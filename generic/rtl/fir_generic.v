==> flow/design.v <==
module fir_generic #(
        parameter INPUT_W       = 16,
        parameter INPUT_FRAC_W  = 14,
        parameter COEFF_W       = 16,
        parameter COEFF_FRAC_W  = 14,
        parameter OUTPUT_W      = 16,
        parameter OUTPUT_FRAC_W = 14,
        parameter FILTER_TAPS   = 4
    ) (
        input rst,
        input clk,
        input         [FILTER_TAPS*COEFF_W - 1 : 0] coeff_vector,
        input  signed [INPUT_W-1:0]                 data_in,
        input                                       sample_en,
        output signed [OUTPUT_W-1:0]                data_out,
        output reg                                  sample_valid,
        output                                      overflow
    );
    localparam MULT_W = INPUT_W + COEFF_W;
    localparam MULT_FRAC_W = OUTPUT_FRAC_W + COEFF_FRAC_W;
    localparam ACC_W = (MULT_W + FILTER_TAPS);
    localparam ACC_FRAC_W = MULT_FRAC_W;
    wire signed [MULT_W - 1: 0] filter_product [FILTER_TAPS - 1: 0];
    wire signed [ACC_W - 1: 0] filter_sum [FILTER_TAPS - 2: 0];
    reg  signed [ACC_W - 1: 0] filter_pipeline [FILTER_TAPS - 1: 0];
    wire signed [OUTPUT_W - 1: 0] result;
    wire signed [INPUT_W - 1: 0] coeff[FILTER_TAPS-1: 0];
    wire [FILTER_TAPS-1:0] mult_overflow;
    wire [FILTER_TAPS-2:0] add_overflow;
    wire                   rescale_overflow;
    genvar i;
    generate
        for (i = 1; i <= FILTER_TAPS; i = i + 1)
          begin
              assign coeff[i-1] = coeff_vector[i*INPUT_W - 1 : (i-1)*INPUT_W];
          end
    endgenerate
    generate
      for (i = 0; i < FILTER_TAPS; i = i + 1)
        begin
            safe_mult #(
                .A_WIDTH (INPUT_W),  
                .A_FRAC  (INPUT_FRAC_W),  
                .B_WIDTH (COEFF_W),  
                .B_FRAC  (COEFF_FRAC_W),  
                .Q_WIDTH (MULT_W),  
                .Q_FRAC  (MULT_FRAC_W)   
            ) filter_mult (
                .A        (data_in),
                .B        (coeff[i]),
                .Q        (filter_product[i]),
                .overflow (mult_overflow[i])
            );
        end
    endgenerate
    always @(posedge clk)
      begin: PIPELINE
          integer k;
          if (rst)
            begin
                for (k = 0; k <= FILTER_TAPS-1; k = k + 1)
                  begin
                      filter_pipeline[k] <= 0;
                  end
                sample_valid <= 1'b0;
            end
          else if (sample_en)
             begin
                 filter_pipeline[FILTER_TAPS-1] <= filter_product[FILTER_TAPS-1];
                 for (k = 0; k < FILTER_TAPS-1; k = k + 1)
                   begin
                       filter_pipeline[k] <= filter_sum[k];
                   end
                 sample_valid <= 1'b1;
             end
          else
            begin
                sample_valid <= 1'b0;
            end
      end
    genvar j;
    generate
        for (j = 0; j < FILTER_TAPS - 1; j = j + 1)
          begin
              safe_adder #(
                  .A_WIDTH (ACC_W),  
                  .A_FRAC  (ACC_FRAC_W),  
                  .B_WIDTH (MULT_W),  
                  .B_FRAC  (MULT_FRAC_W),  
                  .Q_WIDTH (ACC_W),  
                  .Q_FRAC  (ACC_FRAC_W),   
                  .OP ("ADD")     
              ) filter_add (
                  .A (filter_pipeline[j+1]),
                  .B (filter_product[j]),
                  .Q (filter_sum[j]),
                  .overflow (add_overflow[j])
              );
          end
    endgenerate
    safe_adder #(
          .A_WIDTH (ACC_W),  
          .A_FRAC  (ACC_FRAC_W),  
          .B_WIDTH (2),  
          .B_FRAC  (1),  
          .Q_WIDTH (OUTPUT_W),  
          .Q_FRAC  (OUTPUT_FRAC_W),   
          .OP ("ADD")     
      ) output_rescale (
          .A (filter_pipeline[0]),
          .B (2'd0),
          .Q (result),
          .overflow (rescale_overflow)
      );
    assign data_out = result;
    assign overflow = |add_overflow | |mult_overflow | rescale_overflow;
endmodule
module safe_adder #(
        parameter A_WIDTH = 16,  
        parameter A_FRAC  = 14,  
        parameter B_WIDTH = 16,  
        parameter B_FRAC  = 14,  
        parameter Q_WIDTH = 16,  
        parameter Q_FRAC  = 14,   
        parameter OP = "ADD"     
    ) (
        input signed [A_WIDTH-1:0] A,
        input signed [B_WIDTH-1:0] B,
        output [Q_WIDTH-1:0] Q,
        output overflow
    );
    initial
      begin
          if (OP != "ADD" && OP != "SUB")
              $error("Illegal value for OP parameter");
      end
    localparam A_INT = A_WIDTH - A_FRAC;
    localparam B_INT = B_WIDTH - B_FRAC;
    localparam Q_FULLSCALE_FRAC = (A_FRAC > B_FRAC) ? A_FRAC : B_FRAC;
    localparam Q_FULLSCALE_INT  = (A_INT > B_INT) ? A_INT + 1 : B_INT + 1;  
    localparam Q_FULLSCALE_WIDTH = Q_FULLSCALE_INT + Q_FULLSCALE_FRAC;
    localparam Q_FRAC_OVERHEAD = (Q_FULLSCALE_FRAC >= Q_FRAC) ? (Q_FULLSCALE_FRAC-Q_FRAC) : (Q_FRAC-Q_FULLSCALE_FRAC);
    localparam Q_INT = Q_WIDTH - Q_FRAC;
    localparam GUARD_WIDTH = (Q_FULLSCALE_INT > Q_INT) ? Q_FULLSCALE_INT - Q_INT : 1;  
    wire [GUARD_WIDTH-1:0] guard_bits;
    wire signed [Q_FULLSCALE_WIDTH - 1:0]  Q_fullscale;
    wire        [Q_FULLSCALE_INT-1:0]  Q_fullscale_int_bits;
    wire        [Q_FULLSCALE_FRAC-1:0] Q_fullscale_frac_bits;
    wire        [Q_INT-1:0]            Q_int_bits;
    wire        [Q_FRAC-1:0]           Q_frac_bits;
    wire signed [B_WIDTH-1:0] B_buff;
    assign B_buff = (OP == "SUB") ? ~(B) + 1 : B;
    wire [Q_FULLSCALE_WIDTH-2:0] B_scaled;  
    wire [Q_FULLSCALE_WIDTH-2:0] A_scaled;  
    generate
        if (A_WIDTH == B_WIDTH && A_FRAC == B_FRAC)  
          begin 
              assign Q_fullscale = A + B_buff;
          end
        else if (A_INT == B_INT && A_FRAC > B_FRAC)  
          begin
              assign A_scaled = A;
              assign B_scaled = {B_buff, {A_FRAC-B_FRAC{1'b0}}};
              assign Q_fullscale = A + $signed({B_buff, {A_FRAC-B_FRAC{1'b0}}});
          end
        else if (A_INT == B_INT && A_FRAC < B_FRAC)  
          begin
              assign A_scaled = {A, {B_FRAC-A_FRAC{1'b0}}};
              assign B_scaled = B_buff;
              assign Q_fullscale = $signed({A, {B_FRAC-A_FRAC{1'b0}}}) + B_buff;
          end
        else if (A_INT > B_INT && A_FRAC == B_FRAC)  
          begin
              assign A_scaled = A;
              assign B_scaled = {{A_INT-B_INT{B_buff[B_WIDTH-1]}}, B_buff};
              assign Q_fullscale = A + $signed({{A_INT-B_INT{B_buff[B_WIDTH-1]}}, B_buff});  
          end
        else if (A_INT < B_INT && A_FRAC == B_FRAC)  
          begin
              assign A_scaled = {{B_INT-A_INT{A[A_WIDTH-1]}}, A};
              assign B_scaled = B_buff;
              assign Q_fullscale = $signed({{B_INT-A_INT{A[A_WIDTH-1]}}, A}) + B_buff;   
          end
        else if (A_INT > B_INT && A_FRAC > B_FRAC)
          begin
              assign A_scaled = A;
              assign B_scaled = {{A_INT-B_INT{B_buff[B_WIDTH-1]}}, B_buff, {A_FRAC-B_FRAC{1'b0}}};
              assign Q_fullscale = A + $signed({{A_INT-B_INT{B_buff[B_WIDTH-1]}}, B_buff, {A_FRAC-B_FRAC{1'b0}}});  
          end
        else if (A_INT > B_INT && A_FRAC < B_FRAC)
          begin
              assign A_scaled = {A, {B_FRAC-A_FRAC{1'b0}}};
              assign B_scaled = {{A_INT-B_INT{B_buff[B_WIDTH-1]}}, B_buff};
              assign Q_fullscale = $signed({A, {B_FRAC-A_FRAC{1'b0}}}) + $signed({{A_INT-B_INT{B_buff[B_WIDTH-1]}}, B_buff});  
          end
        else if (A_INT < B_INT && A_FRAC < B_FRAC)
          begin
              assign A_scaled = {{B_INT-A_INT{A[A_WIDTH-1]}}, A, {B_FRAC-A_FRAC{1'b0}}};
              assign B_scaled = B_buff;
              assign Q_fullscale = $signed({{B_INT-A_INT{A[A_WIDTH-1]}}, A, {B_FRAC-A_FRAC{1'b0}}}) + B_buff;
          end
        else if (A_INT < B_INT && A_FRAC > B_FRAC)
          begin
              assign B_scaled    = {B_buff, {A_FRAC-B_FRAC{1'b0}}};
              assign A_scaled    = {{B_INT-A_INT{A[A_WIDTH-1]}}, A};
              assign Q_fullscale = $signed({{B_INT-A_INT{A[A_WIDTH-1]}}, A}) +$signed( {B_buff, {A_FRAC-B_FRAC{1'b0}}});
          end
        else
          begin
              assign Q_fullscale = A + B_buff;
          end 
    endgenerate
    integer test_width1;
    integer test_width2;
    initial begin
    end
    assign Q_fullscale_int_bits  = Q_fullscale[Q_FULLSCALE_WIDTH-1:Q_FULLSCALE_FRAC];
    assign Q_fullscale_frac_bits = Q_fullscale[Q_FULLSCALE_FRAC-1:0];
    assign Q_int_bits = (Q_FULLSCALE_INT >= Q_INT)   ? Q_fullscale_int_bits[Q_INT-1:0] : { {Q_INT - Q_FULLSCALE_INT{Q_fullscale_int_bits[Q_FULLSCALE_INT-1]}} , Q_fullscale_int_bits};
    assign Q_frac_bits = (Q_FULLSCALE_FRAC >= Q_FRAC) ? Q_fullscale_frac_bits[Q_FULLSCALE_FRAC-1:Q_FRAC_OVERHEAD] : {Q_fullscale_frac_bits, {Q_FRAC_OVERHEAD{1'b0}}};
    assign Q = {Q_int_bits, Q_frac_bits};
    assign guard_bits = (Q_FULLSCALE_INT > Q_INT) ? Q_fullscale[Q_FULLSCALE_WIDTH-1:Q_FULLSCALE_WIDTH-(Q_FULLSCALE_INT-Q_INT)] : 0;
    assign overflow = (Q_FULLSCALE_INT > Q_INT) ? ( (Q[Q_WIDTH-1] == 1'b0) ? |guard_bits != 1'b0 : &guard_bits != 1'b1) : 1'b0;
endmodule
module safe_mult #(
        parameter A_WIDTH = 16,  
        parameter A_FRAC  = 14,  
        parameter B_WIDTH = 16,  
        parameter B_FRAC  = 14,  
        parameter Q_WIDTH = 16,  
        parameter Q_FRAC  = 14   
    ) (
        input signed [A_WIDTH-1:0] A,
        input signed [B_WIDTH-1:0] B,
        output [Q_WIDTH-1:0] Q,
        output overflow
    );
    localparam A_INT = A_WIDTH - A_FRAC;
    localparam B_INT = B_WIDTH - B_FRAC;
    localparam Q_FULLSCALE_FRAC = A_FRAC + B_FRAC;
    localparam Q_FULLSCALE_INT  = A_INT + B_INT;
    localparam Q_FULLSCALE_WIDTH = Q_FULLSCALE_INT + Q_FULLSCALE_FRAC;
    localparam Q_FRAC_OVERHEAD = (Q_FULLSCALE_FRAC >= Q_FRAC) ? (Q_FULLSCALE_FRAC-Q_FRAC) : (Q_FRAC-Q_FULLSCALE_FRAC);
    localparam Q_int = Q_WIDTH - Q_FRAC;
    localparam GUARD_WIDTH = (Q_FULLSCALE_INT > Q_int) ? Q_FULLSCALE_INT - Q_int : 1;  
    wire [GUARD_WIDTH-1:0] guard_bits;
    wire signed [Q_FULLSCALE_WIDTH - 1:0]  Q_fullscale;
    wire        [Q_FULLSCALE_INT-1:0]  Q_fullscale_int_bits;
    wire        [Q_FULLSCALE_FRAC-1:0] Q_fullscale_frac_bits;
    wire        [Q_int-1:0]            Q_int_bits;
    wire        [Q_FRAC-1:0]           Q_frac_bits;
    assign Q_fullscale = A*B;
    assign Q_fullscale_int_bits  = Q_fullscale[Q_FULLSCALE_WIDTH-1:Q_FULLSCALE_FRAC];
    assign Q_fullscale_frac_bits = Q_fullscale[Q_FULLSCALE_FRAC-1:0];
    assign Q_int_bits = (Q_FULLSCALE_INT >= Q_int)   ? Q_fullscale_int_bits[Q_int-1:0] : { {Q_int - Q_FULLSCALE_INT{Q_fullscale_int_bits[Q_FULLSCALE_INT-1]}} , Q_fullscale_int_bits};
    assign Q_frac_bits = (Q_FULLSCALE_FRAC >= Q_FRAC) ? Q_fullscale_frac_bits[Q_FULLSCALE_FRAC-1:Q_FRAC_OVERHEAD] : {Q_fullscale_frac_bits, {Q_FRAC_OVERHEAD{1'b0}}};
    assign Q = {Q_int_bits, Q_frac_bits};
    assign guard_bits = (Q_FULLSCALE_INT > Q_int) ? Q_fullscale[Q_FULLSCALE_WIDTH-1:Q_FULLSCALE_WIDTH-GUARD_WIDTH] : 0;
    assign overflow = (Q_FULLSCALE_INT > Q_int) ? ( (Q[Q_WIDTH-1] == 1'b0) ? |guard_bits != 1'b0 : &guard_bits != 1'b1) : 1'b0;
endmodule
From RTL to reports: fir_generic
The steps from the RTL of fir_generic to its reports follow in flow order.
Line numbers count from 1 in the design file above.
{"block": "inputs", "top_module": "fir_generic", "clock": "clk", "library": "sky130hd", "corner": "tt_025C_1v80"}

Word level
Source: Yosys, flattened and elaborated. Widths are those after wreduce; folded enables and synchronous resets count as part of the registers. Registers that Yosys merges into a memory's read port (data or address) are not register bits. Print and check cells do not count. Equal cells are merged and count once.
{"block": "word_totals", "ff_bits": 141, "latch_bits": 0, "ramBits": 0, "romBits": 0, "clocked_rd_ports_x_width": 0, "memories": 0, "input_bits": 83, "out_inout_bits": 18, "elab_cells": 25}
{"block": "classes", "add_sub_neg": 3, "multipliers": 4, "div": 0, "compare": 0, "n_eq": 0, "shift": 0, "n_mux": 5, "n_logic": 5, "reduce_logical": 3}
{"block": "op_table", "operator": "16-bit by 16-bit multiplier with 32-bit output", "n": 4}
{"block": "op_table", "operator": "36-bit by 32-bit adder with 37-bit output", "n": 2}
{"block": "op_table", "operator": "32-bit by 32-bit adder with 33-bit output", "n": 1}
{"block": "op_table", "operator": "6-bit AND reduction", "n": 1}
{"block": "op_table", "operator": "6-bit OR reduction", "n": 1}
{"block": "op_table", "operator": "1-bit 2-to-1 mux", "n": 5}
{"block": "op_table", "operator": "1-bit NOT", "n": 4}
{"block": "op_table", "operator": "3-bit OR reduction", "n": 1}
{"block": "op_table", "operator": "1-bit OR", "n": 1}

Depth
Depth = most cells in a row (Yosys ltp): at word level without a register or memory, in the mapped netlist without a sequential cell, where the memories' decode and read muxes count.
{"block": "depth", "word_depth": 6, "ABC_AREA": 0, "ltp_mapped": 25, "mapped_depth_nobuf": 23}

Synthesis result
The flow's flattened synthesis, as Yosys stat reports it; memories are mapped. The netlist is that of the ABC_AREA named above (0 if unset); the other value can give another one.
{"block": "by_type", "type": "sky130_fd_sc_hd__fa_1", "n": 1192, "type_area_um2": 2.39E+04}
{"block": "by_type", "type": "sky130_fd_sc_hd__ha_1", "n": 394, "type_area_um2": 4.93E+03}
{"block": "by_type", "type": "sky130_fd_sc_hd__inv_1", "n": 1277, "type_area_um2": 4.79E+03}
{"block": "by_type", "type": "sky130_fd_sc_hd__and2_1", "n": 407, "type_area_um2": 2.55E+03}
{"block": "by_type", "type": "sky130_fd_sc_hd__dfxtp_1", "n": 124, "type_area_um2": 2.48E+03}
{"block": "by_type", "type": "sky130_fd_sc_hd__nand2_1", "n": 633, "type_area_um2": 2.38E+03}
{"block": "by_type", "type": "sky130_fd_sc_hd__clkbuf_1", "n": 202, "type_area_um2": 758.227}
{"block": "by_type", "type": "sky130_fd_sc_hd__xnor2_1", "n": 84, "type_area_um2": 735.706}
{"block": "by_type", "type": "sky130_fd_sc_hd__mux2i_1", "n": 65, "type_area_um2": 650.624}
{"block": "by_type", "type": "sky130_fd_sc_hd__nor2_1", "n": 172, "type_area_um2": 645.619}
{"block": "by_type", "type": "sky130_fd_sc_hd__a21oi_1", "n": 104, "type_area_um2": 520.499}
{"block": "by_type", "type": "sky130_fd_sc_hd__a21o_1", "n": 55, "type_area_um2": 412.896}
{"block": "by_type", "type": "sky130_fd_sc_hd__o21ai_0", "n": 59, "type_area_um2": 295.283}
{"block": "by_type", "type": "sky130_fd_sc_hd__nand2b_1", "n": 45, "type_area_um2": 281.52}
{"block": "by_type", "type": "sky130_fd_sc_hd__xor2_1", "n": 26, "type_area_um2": 227.718}
{"block": "by_type", "type": "sky130_fd_sc_hd__a211oi_1", "n": 27, "type_area_um2": 202.694}
{"block": "by_type", "type": "sky130_fd_sc_hd__o21a_1", "n": 23, "type_area_um2": 172.666}
{"block": "by_type", "type": "sky130_fd_sc_hd__a31oi_1", "n": 21, "type_area_um2": 131.376}
Other cell types: 49; their cells: 247.
{"block": "synth_totals", "cells": 5157, "synth_area_um2": 47782.1, "seqArea_um2": 2482.4, "flip_flops": 124, "n_buf": 232}
By module: a second synthesis without flattening, with its own total; a netlist apart from the flattened one above.
{"block": "hier_totals", "cells_unflattened": 5669, "area_unflattened_um2": 51087.7}
Rows give one instance, submodules left out.
{"block": "by_module", "module": "safe_mult", "instances": 4, "cells": 1093, "area_um2": 9927.0, "mod_seq_area_um2": 0.0}
{"block": "by_module", "module": "safe_adder", "instances": 3, "cells": 257, "area_um2": 1930.6, "mod_seq_area_um2": 0.0}
{"block": "by_module", "module": "fir_generic", "instances": 1, "cells": 458, "area_um2": 5036.1, "mod_seq_area_um2": 2822.7}
{"block": "by_module", "module": "safe_adder", "instances": 1, "cells": 68, "area_um2": 551.8, "mod_seq_area_um2": 0.0}

Path before layout
OpenSTA on the mapped netlist: ideal clock, no wires. The path of least setup slack (recovery checks aside). Input and output delay are each 20% of the period. Register names are those of the netlist, which keeps one name where synthesis merged equal registers.
{"block": "synth_timing", "kind": "input port to output port", "startpoint": "input port data_in[10]", "endpoint": "output port overflow", "tclk_ns": 10.4, "in_delay_ns": 2.080, "out_delay_ns": 2.080, "launch_ns": 2.080, "arrival_time_ns": 8.424, "required_time_ns": 8.320, "slack_ns": -0.104, "delay_ns": 6.344, "path_stages": 24, "path_buffers": 2, "period_less_setup_slack_ns": 10.504}
"delay_ns" = arrival - input delay + setup time.
At an output port there is no setup time.
"path_stages" counts driving pins, that of a launching flip-flop among them; a cell with two outputs on the path counts twice.
"period_less_setup_slack_ns" = period - worst setup slack (recovery checks aside). The figure is calculated, with input and output delays left at 20% of the set period.
Between the ends stands the longest chain of elaborated cells between them, by number of cells; it is not shown to be the way that was timed. Of several equally long chains one is given.
Each line given opens the expression or statement behind the cell; cells for indexed reads and writes are added by Yosys, which also makes memories of some case tables.
{"block": "synth_via", "path_cell_list": "sky130_fd_sc_hd__clkbuf_1 -> sky130_fd_sc_hd__clkbuf_1 -> sky130_fd_sc_hd__nand2_1 -> sky130_fd_sc_hd__fa_1 -> sky130_fd_sc_hd__inv_1 -> sky130_fd_sc_hd__fa_1 -> sky130_fd_sc_hd__fa_1 -> sky130_fd_sc_hd__inv_1 -> sky130_fd_sc_hd__fa_1 -> sky130_fd_sc_hd__inv_1 -> sky130_fd_sc_hd__fa_1 -> sky130_fd_sc_hd__inv_1 -> sky130_fd_sc_hd__fa_1 -> sky130_fd_sc_hd__inv_1 -> sky130_fd_sc_hd__ha_1 -> sky130_fd_sc_hd__a21o_1 -> sky130_fd_sc_hd__or3_1 -> sky130_fd_sc_hd__o22a_2 -> sky130_fd_sc_hd__a211o_2 -> sky130_fd_sc_hd__a221oi_4 -> sky130_fd_sc_hd__o31ai_1 -> sky130_fd_sc_hd__or3_1 -> sky130_fd_sc_hd__o211a_1 -> sky130_fd_sc_hd__o211ai_1", "elab_chain_cells": 6, "cone_cells": 14, "lines_between": 4, "classes_between": "3 x add/sub; 3 x mul; 3 x mux; 4 x logic; 1 x reduce/logical"}
{"block": "synth_rtl", "item": "start: declaration", "line_no": 13, "source": "input  signed [INPUT_W-1:0]                 data_in,"}
{"block": "synth_rtl", "item": "16-bit by 16-bit multiplier with 32-bit output", "line_no": 252, "source": "assign Q_fullscale = A*B;"}
{"block": "synth_rtl", "item": "36-bit by 32-bit adder with 37-bit output", "line_no": 176, "source": "assign Q_fullscale = A + $signed({{A_INT-B_INT{B_buff[B_WIDTH-1]}}, B_buff});"}
{"block": "synth_rtl", "item": "1-bit NOT", "line_no": 223, "source": "assign overflow = (Q_FULLSCALE_INT > Q_INT) ? ( (Q[Q_WIDTH-1] == 1'b0) ? |guard_bits != 1'b0 : &guard_bits != ..."}
{"block": "synth_rtl", "item": "1-bit 2-to-1 mux", "line_no": 223}
{"block": "synth_rtl", "item": "3-bit OR reduction", "line_no": 116, "source": "assign overflow = |add_overflow | |mult_overflow | rescale_overflow;"}
{"block": "synth_rtl", "item": "1-bit OR", "line_no": 116}
{"block": "synth_rtl", "item": "end: declaration", "line_no": 17, "source": "output                                      overflow"}

Path in the finished layout
Path of least setup slack in the final report of flow run A (OpenROAD, finished layout, wires in). Where an end is a register, its clock arrival counts in the times.
{"block": "layout_timing", "kind": "input port to output port", "startpoint": "input port coeff_vector[10]", "endpoint": "output port overflow", "tclk_ns": 10.8, "in_delay_ns": 2.16, "out_delay_ns": 2.16, "launch_ns": 2.16, "arrival_time_ns": 8.65, "required_time_ns": 8.64, "slack_ns": -0.01, "path_stages": 24, "path_buffers": 4}
Between the ends stands the longest chain of elaborated cells between them, by number of cells; it is not shown to be the way that was timed. Of several equally long chains one is given.
{"block": "layout_via", "path_cell_list": "sky130_fd_sc_hd__clkdlybuf4s50_1 -> sky130_fd_sc_hd__buf_6 -> sky130_fd_sc_hd__buf_12 -> sky130_fd_sc_hd__nand2_1 -> sky130_fd_sc_hd__fa_1 -> sky130_fd_sc_hd__inv_1 -> sky130_fd_sc_hd__fa_1 -> sky130_fd_sc_hd__fa_1 -> sky130_fd_sc_hd__fa_1 -> sky130_fd_sc_hd__fa_1 -> sky130_fd_sc_hd__inv_1 -> sky130_fd_sc_hd__fa_1 -> sky130_fd_sc_hd__inv_1 -> sky130_fd_sc_hd__ha_4 -> sky130_fd_sc_hd__a21o_1 -> sky130_fd_sc_hd__a21o_1 -> sky130_fd_sc_hd__a21o_1 -> sky130_fd_sc_hd__a31o_4 -> sky130_fd_sc_hd__a221oi_4 -> sky130_fd_sc_hd__o31ai_4 -> sky130_fd_sc_hd__or3_1 -> sky130_fd_sc_hd__o211a_1 -> sky130_fd_sc_hd__o211ai_1 -> sky130_fd_sc_hd__buf_2", "elab_chain_cells": 6, "cone_cells": 6, "lines_between": 4, "classes_between": "1 x add/sub; 1 x mul; 1 x mux; 2 x logic; 1 x reduce/logical"}
{"block": "layout_rtl", "item": "start: declaration", "line_no": 12, "source": "input         [FILTER_TAPS*COEFF_W - 1 : 0] coeff_vector,"}
{"block": "layout_rtl", "item": "16-bit by 16-bit multiplier with 32-bit output", "line_no": 252, "source": "assign Q_fullscale = A*B;"}
{"block": "layout_rtl", "item": "36-bit by 32-bit adder with 37-bit output", "line_no": 176, "source": "assign Q_fullscale = A + $signed({{A_INT-B_INT{B_buff[B_WIDTH-1]}}, B_buff});"}
{"block": "layout_rtl", "item": "1-bit NOT", "line_no": 223, "source": "assign overflow = (Q_FULLSCALE_INT > Q_INT) ? ( (Q[Q_WIDTH-1] == 1'b0) ? |guard_bits != 1'b0 : &guard_bits != ..."}
{"block": "layout_rtl", "item": "1-bit 2-to-1 mux", "line_no": 223}
{"block": "layout_rtl", "item": "3-bit OR reduction", "line_no": 116, "source": "assign overflow = |add_overflow | |mult_overflow | rescale_overflow;"}
{"block": "layout_rtl", "item": "1-bit OR", "line_no": 116}
{"block": "layout_rtl", "item": "end: declaration", "line_no": 17, "source": "output                                      overflow"}

Appendix: measured runs

Settings and measured results of 2 stored flow runs for module fir_generic (sky130hd), not sorted in any way. The constraints put input and output delay at 20% of the set period each and load the outputs with 0.01 pF.
"period_reached_ns" = clock period - worst setup slack. The figure is calculated, with input and output delays left at 20% of the set period.
"worst_path_ns" means the part of the period allowed to the worst setup path (the constraints hold back 20% at inputs and 20% at outputs) less its slack; where the path has registers, the arrival times of their clocks count too.

{"run": "flow run A", "settings": { "period_ns": 10.8, "CORE_UTILIZATION": 17, "PLACE_DENSITY_LB_ADDON": 0.29, "CORE_ASPECT_RATIO": 0.97, "CELL_PAD_IN_SITES_GLOBAL_PLACEMENT": 1, "GPL_TIMING_DRIVEN": 1, "CTS_CLUSTER_SIZE": 98, "CTS_CLUSTER_DIAMETER": 285, "CAP_MARGIN": 0, "CORE_MARGIN": 2, "SLEW_MARGIN": 20 }, "results": { "post_synth_area_um2": 47782.1, "design_die_area_um2": 285329.0, "finish.stdcell_area_um2": 58069.4, "ws_setup_ns": -0.006, "setup_tns_ns": -0.006, "worst_hold_slack_ns": 0.465, "period_reached_ns": 10.806, "worst_path_ns": 6.49, "worst_setup_path_type": "input port to output port" }}
{"run": "flow run B", "settings": { "period_ns": 12.7, "CORE_UTILIZATION": 16, "SETUP_SLACK_MARGIN": 3.68, "PLACE_DENSITY": 0.61, "HOLD_SLACK_MARGIN": -0.04, "MAX_ROUTING_LAYER": "met4", "CAP_MARGIN": 20, "CORE_MARGIN": 2, "SLEW_MARGIN": 20 }, "results": { "post_synth_area_um2": 47782.1, "design_die_area_um2": 303023.0, "finish.stdcell_area_um2": 55410.6, "ws_setup_ns": 1.104, "setup_tns_ns": 0.000, "worst_hold_slack_ns": 0.468, "period_reached_ns": 11.596, "worst_path_ns": 6.52, "worst_setup_path_type": "input port to output port" }}
