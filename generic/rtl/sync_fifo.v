==> flow/design.v <==
module sync_fifo #(
     parameter DATA_WIDTH = 8,
     parameter BUFFER_DEPTH = 10,
     parameter PROG_DEPTH = 8
    ) (
     input rst,
     input clk,
     input  [DATA_WIDTH - 1 : 0] wr_data,
     input                       wr_en,
     output                      prog_full,
     output                      full,
     output [DATA_WIDTH - 1 : 0] rd_data,
     input                       rd_en,
     output                      empty,
     output overflow,
     output underflow
);
    localparam ADDR_WIDTH = $clog2(BUFFER_DEPTH);
    integer i;
	reg  [ADDR_WIDTH - 1 : 0] rd_ptr;
	reg  [ADDR_WIDTH - 1 : 0] wr_ptr;
	wire [ADDR_WIDTH - 1 : 0] wr_plus_1;
	wire [ADDR_WIDTH - 1 : 0] wr_plus_prog;
	wire [ADDR_WIDTH - 1 : 0] wr_plus_prog_plus_1;
	reg                       r_full;
	reg                       r_prog_full;
	reg                       r_empty;
    reg [DATA_WIDTH - 1 : 0]   mem [BUFFER_DEPTH - 1 : 0];
	assign rd_data = mem[rd_ptr];
	always @ (posedge clk)
	  begin
	      if (rst)
	        begin
	            rd_ptr <= 0;
	        end
	      else if (rd_en && ~(wr_ptr == rd_ptr))  
	        begin
	            rd_ptr <= (rd_ptr == BUFFER_DEPTH - 1) ? 0 : rd_ptr + 1;
	        end
	  end
	always @ (posedge clk)
	  begin
	      if (rst)
	        begin
	            wr_ptr <= 0;
	        end
	      else if (wr_en && ~(rd_ptr == wr_plus_1))  
	        begin
	            wr_ptr <= (wr_ptr == BUFFER_DEPTH - 1) ? 0 : wr_ptr + 1;
	        end
	  end
    always @(posedge clk)
      begin
          if (rst)
            begin
                for (i = 0; i < BUFFER_DEPTH; i = i + 1)
                mem[i] <= 0;
            end
          else if (wr_en)
            begin
                mem[wr_ptr] <= wr_data;  
            end
      end
	assign wr_plus_1 = (wr_ptr == BUFFER_DEPTH-1) ? 0 : wr_ptr + 1;  
	assign wr_plus_prog = (wr_ptr >= PROG_DEPTH) ? (wr_ptr - PROG_DEPTH) : (wr_ptr + BUFFER_DEPTH - PROG_DEPTH);  
	assign wr_plus_prog_plus_1 = (wr_ptr >= PROG_DEPTH - 1) ? (wr_ptr - PROG_DEPTH + 1) : (wr_ptr + BUFFER_DEPTH - PROG_DEPTH + 1);  
	always @(posedge clk)
	  begin
	      if (rst)
	        begin
	            r_full      <= 1'b0;
	            r_prog_full <= 1'b0;
	        end
	      else
	        begin
	            if (rd_ptr == wr_plus_1)
	              begin
	                  r_full <= 1'b1;
	              end
	            else
	              begin
	                  r_full <= 1'b0;
	              end
	            if (rd_ptr == wr_plus_prog)
	              begin
	                  r_prog_full <= 1'b1;
	              end
	            else if (rd_ptr == wr_plus_prog_plus_1)
	              begin
	                  r_prog_full <= 1'b0;
	              end
	        end
	  end
	always @(*)
	  begin
	      if (wr_ptr == rd_ptr)
	        begin
	            r_empty = 1'b1;
	        end
	      else
	        begin
	            r_empty = 1'b0;
	        end
	  end
	assign full  = r_full;
	assign prog_full = r_prog_full;
	assign empty = r_empty;
	assign overflow  = wr_en && full;
	assign underflow = rd_en && empty;
endmodule
### Reports on sync_fifo

What the tools print for sync_fifo, step after step.
Line numbers count from 1 in the design file above.
Operators carry their Yosys type and port widths (W data, S select, Z words).
Cell names lack the library's common part.
Not given: n/a

| inputs | value |
|---|---|
| top module | sync_fifo |
| clock | clk |
| standard-cell library | sky130hd |
| corner | tt_025C_1v80 |

### Word level

Source: Yosys, flattened and elaborated, memories not mapped. Widths are those after wreduce. Print and check cells do not count. Equal cells are merged and count once.
Memory sizes are those after Yosys's memory passes, which may raise the word count (mostly to a power of two), join words into wider ones and drop unused or constant bits.

| cells by class | value |
|---|---|
| $add $sub $neg | 7 |
| multiply operators | 0 |
| divide/modulo/power cells | 0 |
| magnitude comparators | 2 |
| eq/ne operators | 6 |
| shift operators | 0 |
| multiplexer cells | 20 |
| bitwise gates (word level) | 2 |
| reduce/logical cells | 6 |

Operator list:

| cell | number |
|---|---|
| $mux W4 | 9 |
| $mux W8 | 3 |
| $eq A4 B4 Y1 | 4 |
| $add A4 B1 Y4 const B | 2 |
| $add A4 B2 Y4 const B | 2 |
| $sub A4 B4 Y4 const B | 2 |
| $eq A4 B4 Y1 const B | 2 |
| $reduce_or A8 Y1 | 1 |
| $mux W1 | 8 |
| $logic_and A1 B1 Y1 | 4 |
| $ge A4 B3 Y1 const B | 1 |
| $add A4 B4 Y4 const B | 1 |
| $ge A4 B4 Y1 const B | 1 |
| $not A1 Y1 | 2 |
| $reduce_bool A2 Y1 | 1 |

| storage and ports | value |
|---|---|
| flip-flop bits (word level) | 10 |
| latch bits | 0 |
| memory bits (writable) | 128 |
| ROM bits | 0 |
| memories kept | 1 |
| bits of input ports | 12 |

Memory list:

| memory | depth | bits a word | line | RTL |
|---|---|---|---|---|
| mem | 16 | 8 | 28 | `reg [DATA_WIDTH - 1 : 0]   mem [BUFFER_DEPTH - 1 : 0];` |

### Logic depth

Longest topological path by Yosys (ltp), each cell counted once; first at word level (registers and memories cut), then after technology mapping (sequential cells cut; the memories' decode and read muxes count).

| logic depth | value |
|---|---|
| word-level depth | 7 |
| ABC_AREA | 0 |
| gate-level depth with buffers | 10 |
| mapped depth without buffers | 8 |

### Netlist

Source: synth_stat.txt of the flow (Yosys; design flattened, memories mapped). It holds for the ABC_AREA given above (unset counts as 0); a run with the other value may have another netlist.
Totals and module areas in this step are rounded.

| mapped netlist | value |
|---|---|
| cell count | 420 |
| synthesis area | 6380 µm² |
| sequential area | 4120 µm² |
| mapped flip-flops | 142 |

Cells by type:

| cell | number | total area (µm²) |
|---|---|---|
| edfxtp_1 | 128 | 3.84E+03 |
| mux4_2 | 40 | 900.864 |
| dfxtp_1 | 14 | 280.269 |
| nor2_1 | 58 | 217.709 |
| and2_1 | 31 | 193.936 |
| nand2_1 | 21 | 78.826 |
| xnor2_1 | 9 | 78.826 |
| buf_2 | 11 | 55.053 |
| nor3_1 | 10 | 50.048 |
| inv_1 | 13 | 48.797 |
| xor2_1 | 5 | 43.792 |
| nand3_1 | 8 | 40.038 |
| o21ai_0 | 8 | 40.038 |
| xnor2_4 | 1 | 27.526 |
| a221oi_4 | 1 | 26.275 |
| a21oi_1 | 5 | 25.024 |
| ha_1 | 2 | 25.024 |
| nor2b_1 | 4 | 25.024 |

Other cell types: 36; their cells: 51.

### Worst setup path after synthesis

OpenSTA on the mapped netlist: ideal clock, no wires. The path of least setup slack (recovery checks aside). Input and output delay are each 20% of the period. Register names are those of the netlist, which keeps one name where synthesis merged equal registers.

| timing after synthesis | value |
|---|---|
| path kind | reg2out |
| start point | register (name not given) |
| end point | output rd_data[0] |
| period | 3.64 ns |
| output delay | 0.728 ns |
| time at the first pin | 0.000 ns |
| arrival | 1.743 ns |
| path slack | 1.169 ns |
| delay of the path | 1.743 ns |
| stages on the path | 5 |
| path buffers | 2 |
| synthesis period reached | 2.471 ns |

"delay of the path" is the arrival time less input delay plus setup time.
At an output port there is no setup time.
"stages on the path": output pins that drive a net of the path, with the launching flip-flop's if there is one; two outputs of one cell count as two.
"synthesis period reached" = period - worst setup slack (recovery checks aside). The figure is calculated, with input and output delays left at 20% of the set period.

| between the ends, after synthesis | value |
|---|---|
| path through | dfxtp_1 > buf_2 > buf_2 > mux4_2 > mux4_2 |

RTL lines, path after synthesis:

| what | line | RTL |
|---|---|---|
| end, declared | 12 | `output [DATA_WIDTH - 1 : 0] rd_data,` |

Chain of elaborated cells between the ends: none given.

### Path in the finished layout

From the final timing report of stored run 1: the path of least setup slack in the routed layout; clock arrival at registers is part of the times.

| timing post-layout | value |
|---|---|
| path kind | reg2out |
| start point | register (name not given) |
| end point | output rd_data[0] |
| period | 2.63 ns |
| output delay | 0.53 ns |
| time at the first pin | 0.42 ns |
| arrival | 2.23 ns |
| path slack | -0.12 ns |
| stages on the path | 6 |
| path buffers | 3 |

| between the ends, post-layout | value |
|---|---|
| path through | dfxtp_4 > buf_12 > buf_8 > mux4_2 > mux4_2 > buf_6 |

RTL lines, path post-layout:

| what | line | RTL |
|---|---|---|
| end, declared | 12 | `output [DATA_WIDTH - 1 : 0] rd_data,` |

Chain of elaborated cells between the ends: none given.

==> results <==
Stored flow runs of sync_fifo (2 of them; Yosys, OpenROAD, sky130hd). They differ in their settings and are not a sequence. Constraints: input delay and output delay 20% of the set period each, output load 0.01 pF.
"clock period achieved" is the run's clock period less its worst setup slack. It is reckoned from that one timing run; input and output delays stay at 20% of the period that was set.
"total power of the final layout": no workload was simulated; the value follows from the tool's default switching activity.
Results are given in rounded form.

#### Stored run 1

| setting | value |
|---|---|
| period_ns | `2.63` |
| CORE_UTILIZATION | `26` |
| SETUP_SLACK_MARGIN | `-0.01` |
| PLACE_DENSITY_LB_ADDON | `0.2` |
| CELL_PAD_IN_SITES_DETAIL_PLACEMENT | `1` |
| TNS_END_PERCENT | `40` |
| CTS_CLUSTER_SIZE | `48` |
| CAP_MARGIN | `30` |
| MIN_ROUTING_LAYER | `met1` |
| CORE_MARGIN | `2` |
| SLEW_MARGIN | `20` |

| result | value |
|---|---|
| clock period achieved | 2.751 ns |
| standard-cell area after layout | 8040 µm² |
| total power of the final layout | 6.68 mW |
| worst setup slack after layout | -0.121 ns |
| total die area | 25800 µm² |
| final design utilization | 33.3 % |
| synthesized cell area | 6380 µm² |

#### Stored run 2

| setting | value |
|---|---|
| period_ns | `1.43` |
| CAP_MARGIN | `20` |
| CORE_MARGIN | `2` |
| CORE_UTILIZATION | `40` |
| SLEW_MARGIN | `20` |

| result | value |
|---|---|
| clock period achieved | 2.506 ns |
| standard-cell area after layout | 9270 µm² |
| total power of the final layout | 13.1 mW |
| worst setup slack after layout | -1.08 ns |
| total die area | 17000 µm² |
| final design utilization | 59.0 % |
| synthesized cell area | 6380 µm² |
