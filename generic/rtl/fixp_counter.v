==> flow/design.v <==
module fixp_counter(
        input         rst,
        input         clk,
        input         clk_en,
        input [7:0]   step_size,  
        output [15:0] counter_out
    );
    reg [15:0] counter_reg;  
    always @(posedge clk)
      begin
          if (rst)
            begin
                counter_reg <= 16'h0000;
            end
          else if (clk_en)
            begin
                counter_reg <= (counter_reg + step_size >= {step_size, 8'h00}) ? 16'h0000 : counter_reg + {8'h00, step_size};
            end
      end
    assign counter_out = counter_reg;
endmodule
Reports on fixp_counter
Tool output for the design above, in the order of the flow.
Line numbers count from 1 in the design file above.
Operators carry their Yosys type and port widths (W data, S select, Z words).
Cell names lack the library's common part.
The mark - stands for no value.
- top: fixp_counter
- clock: clk
- standard-cell library: sky130hd
- timing corner: tt_025C_1v80

Elaborated design
Yosys after proc, flatten, opt, wreduce and memory -nomap, before mapping. Enables and synchronous resets that opt folds into registers are not counted as muxes. Memory bits, and registers merged into a memory's read port (data or address), are not among the register bits. Print and check cells are not counted.
- noted output and inout port bits: 16
- bits in registers: 16
- word-level cells: 5
- noted add/sub/neg operators: 2
- multiplexer cells at 1
- $lt $le $gt $ge: 1
- operators with widths (cell ; count):
    $add A16 B8 Y16 ; 2
    $ge A16 B16 Y1 ; 1
    $mux W16 ; 1

Longest topological paths
Depth = most cells in a row (Yosys ltp): at word level without a register or memory, in the mapped netlist without a sequential cell, where the memories' decode and read muxes count.
- depth after elaboration: 3
- ABC_AREA: 0
- depth in mapped cells at 17
- depth with buffers taken out: 16

Mapped cells and area
The flow's flattened synthesis, as Yosys stat reports it; memories are mapped. The netlist is that of the ABC_AREA named above (0 if unset); the other value can give another one.
Totals and module areas in this step are rounded.
- cell types (cell type ; count):
    dfxtp_1 ; 16
    ha_1 ; 16
    nor2_1 ; 24
    xor2_1 ; 9
    a22oi_1 ; 8
    xnor2_1 ; 5
    inv_1 ; 11
    a21oi_1 ; 8
    a31oi_1 ; 5
    a2111oi_4 ; 1
    a22o_1 ; 3
    o21ai_0 ; 5
    nand2_1 ; 6
    o311a_4 ; 1
    fa_1 ; 1
    nand2b_1 ; 3
    nand4_1 ; 3
    a21o_1 ; 2
Other cell types: 18; their cells: 20.
- noted sequential part of the area: 320.3 sq um
- buffer cells: 2
- cell count at 147
- mapped area at 1246 sq um
- flip-flop cells: 16

Path before layout
OpenSTA on the mapped netlist: ideal clock, no wires. The path of least setup slack (recovery checks aside). Input and output delay are each 20% of the period. Register names are those of the netlist, which keeps one name where synthesis merged equal registers.
- kind: input to register
- start: in step_size[0]
- end: reg counter_reg[8]
- noted setup time: 0.117 ns
- period at 7.53 ns
- noted path buffers: 1
- noted input delay: 1.506 ns
- setup slack: 2.535 ns
- noted path delay: 3.489 ns
- stages: 16
- noted data arrival time: 4.878 ns
- synthesis period reached at 4.995 ns
"path delay" is the arrival time less input delay plus setup time.
"stages": output pins that drive a net of the path, with the launching flip-flop's if there is one; two outputs of one cell count as two.
"synthesis period reached" is the clock period less the worst setup slack; recovery checks do not enter. This is arithmetic on one report: input and output delays are still those of the set period (20% each).
Between the ends stands the longest chain of elaborated cells between them, by number of cells; it is not shown to be the way that was timed. Of several equally long chains one is given.
A line is the first line of the expression or statement that the cell stems from. Yosys adds cells for indexed reads and writes and turns some case tables into memories.
- cell sequence: ha_1 -> fa_1 -> a21oi_1 -> o21ai_0 -> a21oi_1 -> o2bb2ai_1 -> nor2_1 -> xor2_1 -> ha_1 -> nand2_1 -> nor3_1 -> nand4_1 -> or4_1 -> o311a_4 -> buf_6 -> a22o_1
- length of the longest elaborated chain: 3
- elaborated cells between the ends (all ways) at 4
- those cells by class: add/sub: 2; compare: 1; mux: 1
- RTL lines, path after synthesis (item ; RTL line ; text):
    from (decl) ; 5 ; input [7:0]   step_size,
    $add A16 B8 Y16 ; 17 ; counter_reg <= (counter_reg + step_size >= {step_size, 8'h00}) ? 16'h0000 : counter_reg + {8'h00, step_size};
    $ge A16 B16 Y1 ; 17 ;
    $mux W16 ; 17 ;
    to (assign) ; 13 ; counter_reg <= 16'h0000;
    to (assign) ; 17 ;
    to (decl) ; 8 ; reg [15:0] counter_reg;

Timing after layout
From the final timing report of entry A: the path of least setup slack in the routed layout; clock arrival at registers is part of the times.
- kind: input to register
- start: in step_size[0]
- end: reg counter_reg[9]
- noted path buffers: 1
- noted setup time: 0.09 ns
- stages: 17
- noted input delay: 1.21 ns
- setup slack: 0.39 ns
- noted data arrival time: 5.86 ns
- period at 6.04 ns
Between the ends stands the longest chain of elaborated cells between them, by number of cells; it is not shown to be the way that was timed. Of several equally long chains one is given.
- cell sequence: clkdlybuf4s50_1 -> ha_1 -> fa_1 -> a21oi_1 -> o21ai_0 -> a21oi_1 -> o2bb2ai_1 -> nor2_1 -> xor2_1 -> ha_1 -> nand2_1 -> nor3_1 -> nand4_1 -> or4_1 -> o311a_4 -> a21o_1 -> a22o_1
- length of the longest elaborated chain: 3
- elaborated cells between the ends (all ways) at 4
- those cells by class: add/sub: 2; compare: 1; mux: 1
- RTL lines, path after layout (item ; RTL line ; text):
    from (decl) ; 5 ; input [7:0]   step_size,
    $add A16 B8 Y16 ; 17 ; counter_reg <= (counter_reg + step_size >= {step_size, 8'h00}) ? 16'h0000 : counter_reg + {8'h00, step_size};
    $ge A16 B16 Y1 ; 17 ;
    $mux W16 ; 17 ;
    to (assign) ; 13 ; counter_reg <= 16'h0000;
    to (assign) ; 17 ;
    to (decl) ; 8 ; reg [15:0] counter_reg;

Data sheet: physical implementation of fixp_counter

Measured data: module fixp_counter, platform sky130hd, 2 stored runs of the flow under differing settings, order arbitrary. Input and output delays are each 20% of the period that was set; the output load is 0.01 pF.
"period reached" is the run's clock period less its worst setup slack. It is reckoned from that one timing run; input and output delays stay at 20% of the period that was set.
"time on the worst setup path" means the part of the period allowed to the worst setup path (the constraints hold back 20% at inputs and 20% at outputs) less its slack; where the path has registers, the arrival times of their clocks count too.
"total power of the final layout" is the tool's figure for a default switching activity; nothing was simulated.
Results are given in rounded form.

Entry A
Settings were period_ns = 6.04; CORE_UTILIZATION = 67; CORE_ASPECT_RATIO = 1.37; TNS_END_PERCENT = 90; ABC_AREA = 0; CTS_CLUSTER_SIZE = 83; CAP_MARGIN = 20; CORE_MARGIN = 2; SLEW_MARGIN = 20
- time on the worst setup path: 4.44 ns
- kind of the worst setup path: input to register
- sum of negative setup slack at 0.000 ns
- worst slack on setup checks: 0.392 ns
- die outline area at 2225 sq um
- noted the standard-cell area of the final layout: 1560 sq um
- period reached: 5.648 ns
- noted the worst hold slack in the final report: 0.511 ns
- total power of the final layout: 0.3047 mW
- post-synthesis cell area at 1246 sq um
- utilization after routing: 0.877

Entry B
Settings were period_ns = 6.26; CORE_UTILIZATION = 19; PLACE_DENSITY_LB_ADDON = 0.21; HOLD_SLACK_MARGIN = 0.28; CELL_PAD_IN_SITES_GLOBAL_PLACEMENT = 3; TNS_END_PERCENT = 40; CTS_CLUSTER_SIZE = 56; MAX_ROUTING_LAYER = met4; CAP_MARGIN = 20; CORE_MARGIN = 2; SLEW_MARGIN = 20
- time on the worst setup path: 4.21 ns
- kind of the worst setup path: input to register
- sum of negative setup slack at 0.000 ns
- worst slack on setup checks: 0.796 ns
- die outline area at 7222 sq um
- noted the standard-cell area of the final layout: 1637 sq um
- period reached: 5.464 ns
- noted the worst hold slack in the final report: 0.501 ns
- total power of the final layout: 0.3009 mW
- post-synthesis cell area at 1246 sq um
- utilization after routing: 0.258
